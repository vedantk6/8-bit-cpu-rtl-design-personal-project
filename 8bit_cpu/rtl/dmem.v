==> flow/design.v <==
`timescale 1ns/1ps
module dmem(
        input       clk,
        input       we,
        input [3:0] addr,
        input [3:0] wdata,
        output [3:0] rdata
    );
    reg [3:0] mem [0:15];
    assign rdata = mem[addr];
    always @(posedge clk) begin
        if (we)
            mem[addr] <= wdata;
        end
endmodule
### Tool chain data of dmem

Tool output for the design above, in the order of the flow.
Lines are those of the file above, counted from 1.
Library cell names are shortened.
The mark n/a stands for no value.

* top: dmem
* clock input: clk
* library: sky130hd
* library corner: tt_025C_1v80

### After elaboration

Counts by Yosys on the flattened word-level netlist (proc, flatten, opt, wreduce; memories kept). Register bits leave out memories and registers merged into their read ports (data or address); mux counts leave out enables and synchronous resets folded into registers. Print and check cells are left out. Cells with the same type and inputs are merged into one.
Yosys's memory passes give these memory sizes; they may raise the number of words (mostly to a power of two), join words into wider ones and drop unused or constant bits.

* multiplexer cells: 3

Operators by type and width (count)
* 2-to-1 mux 4 bit: 2
* 2-to-1 mux 1 bit: 1

* register bits: 0
* memory cells: 1
* bits in writable memories: 64
* bits of input ports: 10

Memory list
* mem: depth 16, bits a word 4, rd ports 1, wr ports 1, RTL line 9 `reg [3:0] mem [0:15];`

### Longest topological paths

Longest topological path by Yosys (ltp), each cell counted once; first at word level (registers and memories cut), then after technology mapping (sequential cells cut; the memories' decode and read muxes count).

* depth after elaboration: 1
* ABC_AREA: 0
* gate-level depth with buffers: 5

### Synthesis result

The flow's flattened synthesis, as Yosys stat reports it; memories are mapped. The netlist is that of the ABC_AREA named above (0 if unset); the other value can give another one.

Cells by type
* edfxtp_1: count 64, total area 1.92E+03 um^2
* mux4_2: count 10, total area 225.216 um^2
* mux4_1: count 6, total area 157.651 um^2
* nor2_1: count 13, total area 48.797 um^2
* nand3_1: count 9, total area 45.043 um^2
* a22oi_1: count 3, total area 22.522 um^2
* buf_12: count 1, total area 20.019 um^2
* nor3_1: count 4, total area 20.019 um^2
* nand2_1: count 5, total area 18.768 um^2
* buf_2: count 3, total area 15.014 um^2
* nand3b_1: count 2, total area 15.014 um^2
* a22oi_2: count 1, total area 12.512 um^2
* nand2b_1: count 2, total area 12.512 um^2
* nor2b_1: count 2, total area 12.512 um^2
* buf_6: count 1, total area 11.261 um^2
* or3b_2: count 1, total area 8.758 um^2
* buf_4: count 1, total area 7.507 um^2
* clkbuf_1: count 1, total area 3.754 um^2

* mapped cells: 129
* flip-flop cells: 64
* synthesis area: 0.0025787 mm^2

### Path before layout

Source: OpenSTA report_checks on the synthesized netlist (no wires, ideal clock, input and output delay 20% of the period each), path of least setup slack; recovery checks are left aside. Register names are those of the netlist, which keeps one name where synthesis merged equal registers.

* path type: input port to output port
* start point: in addr[0]
* end point: out rdata[2]
* stages on the path: 5
* output delay: 0.340 ns
* buffers on the path: 2
* launch time at the first pin: 0.340 ns
* data required time: 1.360 ns
* arrival time: 1.359 ns
* period: 1.7 ns
* path slack: 0.001 ns
* delay of the path: 1.019 ns
* synthesis period reached: 1.699 ns

"delay of the path" = arrival - input delay + setup time.
At an output port there is no setup time.
"stages on the path" counts driving pins, that of a launching flip-flop among them; a cell with two outputs on the path counts twice.
"synthesis period reached" = period - worst setup slack (recovery checks aside). The figure is calculated, with input and output delays left at 20% of the set period.
Between the ends stands the longest chain of elaborated cells between them, by number of cells; it is not shown to be the way that was timed. Of several equally long chains one is given.
A line is the first line of the expression or statement that the cell stems from. Yosys adds cells for indexed reads and writes and turns some case tables into memories.
The chain passes a memory read, where the word-level depth is cut; so it can be longer than that depth.

* cell sequence: buf_6 buf_12 mux4_2 a22oi_2 nand3_1
* length of the longest elaborated chain: 1

RTL lines, path post-synthesis
* start: declaration: RTL line 5 `input [3:0] addr,`
* memory read (16 x 4 bit): RTL line 9 `reg [3:0] mem [0:15];`
* end: declaration: RTL line 7 `output [3:0] rdata`

### Path in the finished layout

From the final timing report of run 1: the path of least setup slack in the routed layout; clock arrival at registers is part of the times.

* path type: input port to output port
* start point: in addr[0]
* end point: out rdata[0]
* data required time: 2.27 ns
* output delay: 0.57 ns
* buffers on the path: 4
* arrival time: 1.86 ns
* period: 2.84 ns
* stages on the path: 7
* launch time at the first pin: 0.57 ns
* path slack: 0.41 ns

Between the ends stands the longest chain of elaborated cells between them, by number of cells; it is not shown to be the way that was timed. Of several equally long chains one is given.
The chain passes a memory read, where the word-level depth is cut; so it can be longer than that depth.

* cell sequence: buf_6 buf_12 buf_12 mux4_2 a22oi_2 nand3_1 buf_2
* length of the longest elaborated chain: 1

RTL lines, path after layout
* start: declaration: RTL line 5 `input [3:0] addr,`
* memory read (16 x 4 bit): RTL line 9 `reg [3:0] mem [0:15];`
* end: declaration: RTL line 7 `output [3:0] rdata`

2 stored runs of dmem in the flow (synthesis by Yosys, layout by OpenROAD, sky130hd cells), in arbitrary order. Constraints: input delay and output delay 20% of the set period each, output load 0.01 pF.
By "clock period reached" is meant the clock period of the run minus its worst setup slack. This is arithmetic on one report: input and output delays are still those of the set period (20% each).
"allowed time less slack (worst setup path)" = time allowed to the worst setup path (clock period - input delay - output delay, where it has them) - its slack; a late launch clock adds to it, a late capture clock takes from it.
"total power after layout": no workload was simulated; the value follows from the tool's default switching activity.

### Run 1

==> flow/run.sh <==
#!/bin/bash
# the make line also repeats the synthesis and layout settings of config.mk as NAME=value (left out here)
make -C /OpenROAD-flow-scripts/flow DESIGN_CONFIG=/design/flow/config.mk WORK_HOME=/design/flow/orfs CLKGATE_MAP_FILE= finish
==> flow/config.mk <==
export PLATFORM = sky130hd
export DESIGN_NAME = dmem
export DESIGN_NICKNAME = dmem
export VERILOG_FILES = /design/flow/design.v
export SDC_FILE = /design/flow/constraint.sdc
export NUM_CORES = 4
export LEC_CHECK = 0
export CAP_MARGIN = 20
export CORE_MARGIN = 2
export CORE_UTILIZATION = 57
export CTS_CLUSTER_DIAMETER = 228
export MIN_ROUTING_LAYER = met1
export PLACE_DENSITY = 0.56
export SETUP_SLACK_MARGIN = 0.36
export SLEW_MARGIN = 20
export TNS_END_PERCENT = 60
==> flow/constraint.sdc <==
create_clock -name core_clock -period 2.84 [get_ports {clk}]
set_input_delay 0.5680 -clock core_clock [delete_from_list [all_inputs] [get_ports {clk}]]
set_output_delay 0.5680 -clock core_clock [all_outputs]
set_load 0.01 [all_outputs]

Results of run 1:
- Post-route utilization: 0.712
- Total negative slack on setup checks: 0.000 ns
- Allowed time less slack (worst setup path): 1.29 ns
- Worst path kind: input port to output port
- Worst hold slack in the final report: 0.910 ns
- Lowest setup slack: 0.411 ns
- Chip area after synthesis (Yosys): 0.0025787 mm^2
- Total power after layout: 1.846 mW
- Overall die area: 0.005078 mm^2
- Standard-cell area of the final layout: 0.0030992 mm^2
- Clock period reached: 2.429 ns

### Run 2

==> flow/run.sh <==
#!/bin/bash
# the make line also repeats the synthesis and layout settings of config.mk as NAME=value (left out here)
make -C /OpenROAD-flow-scripts/flow DESIGN_CONFIG=/design/flow/config.mk WORK_HOME=/design/flow/orfs CLKGATE_MAP_FILE= finish
==> flow/config.mk <==
export PLATFORM = sky130hd
export DESIGN_NAME = dmem
export DESIGN_NICKNAME = dmem
export VERILOG_FILES = /design/flow/design.v
export SDC_FILE = /design/flow/constraint.sdc
export NUM_CORES = 4
export LEC_CHECK = 0
export CAP_MARGIN = 0
export CELL_PAD_IN_SITES_DETAIL_PLACEMENT = 1
export CORE_MARGIN = 2
export CORE_UTILIZATION = 63
export CTS_CLUSTER_DIAMETER = 286
export GPL_ROUTABILITY_DRIVEN = 0
export GPL_TIMING_DRIVEN = 0
export PLACE_DENSITY_LB_ADDON = 0.03
export SETUP_SLACK_MARGIN = 0.83
export SLEW_MARGIN = 20
==> flow/constraint.sdc <==
create_clock -name core_clock -period 3.53 [get_ports {clk}]
set_input_delay 0.7060 -clock core_clock [delete_from_list [all_inputs] [get_ports {clk}]]
set_output_delay 0.7060 -clock core_clock [all_outputs]
set_load 0.01 [all_outputs]

Results of run 2:
- Chip area after synthesis (Yosys): 0.0025787 mm^2
- Standard-cell area of the final layout: 0.0030454 mm^2
- Lowest setup slack: 0.863 ns
- Clock period reached: 2.667 ns
- Worst hold slack in the final report: 1.027 ns
- Overall die area: 0.0046213 mm^2
- Allowed time less slack (worst setup path): 1.25 ns
- Worst path kind: input port to output port
- Post-route utilization: 0.767
- Total negative slack on setup checks: 0.000 ns
- Total power after layout: 1.595 mW
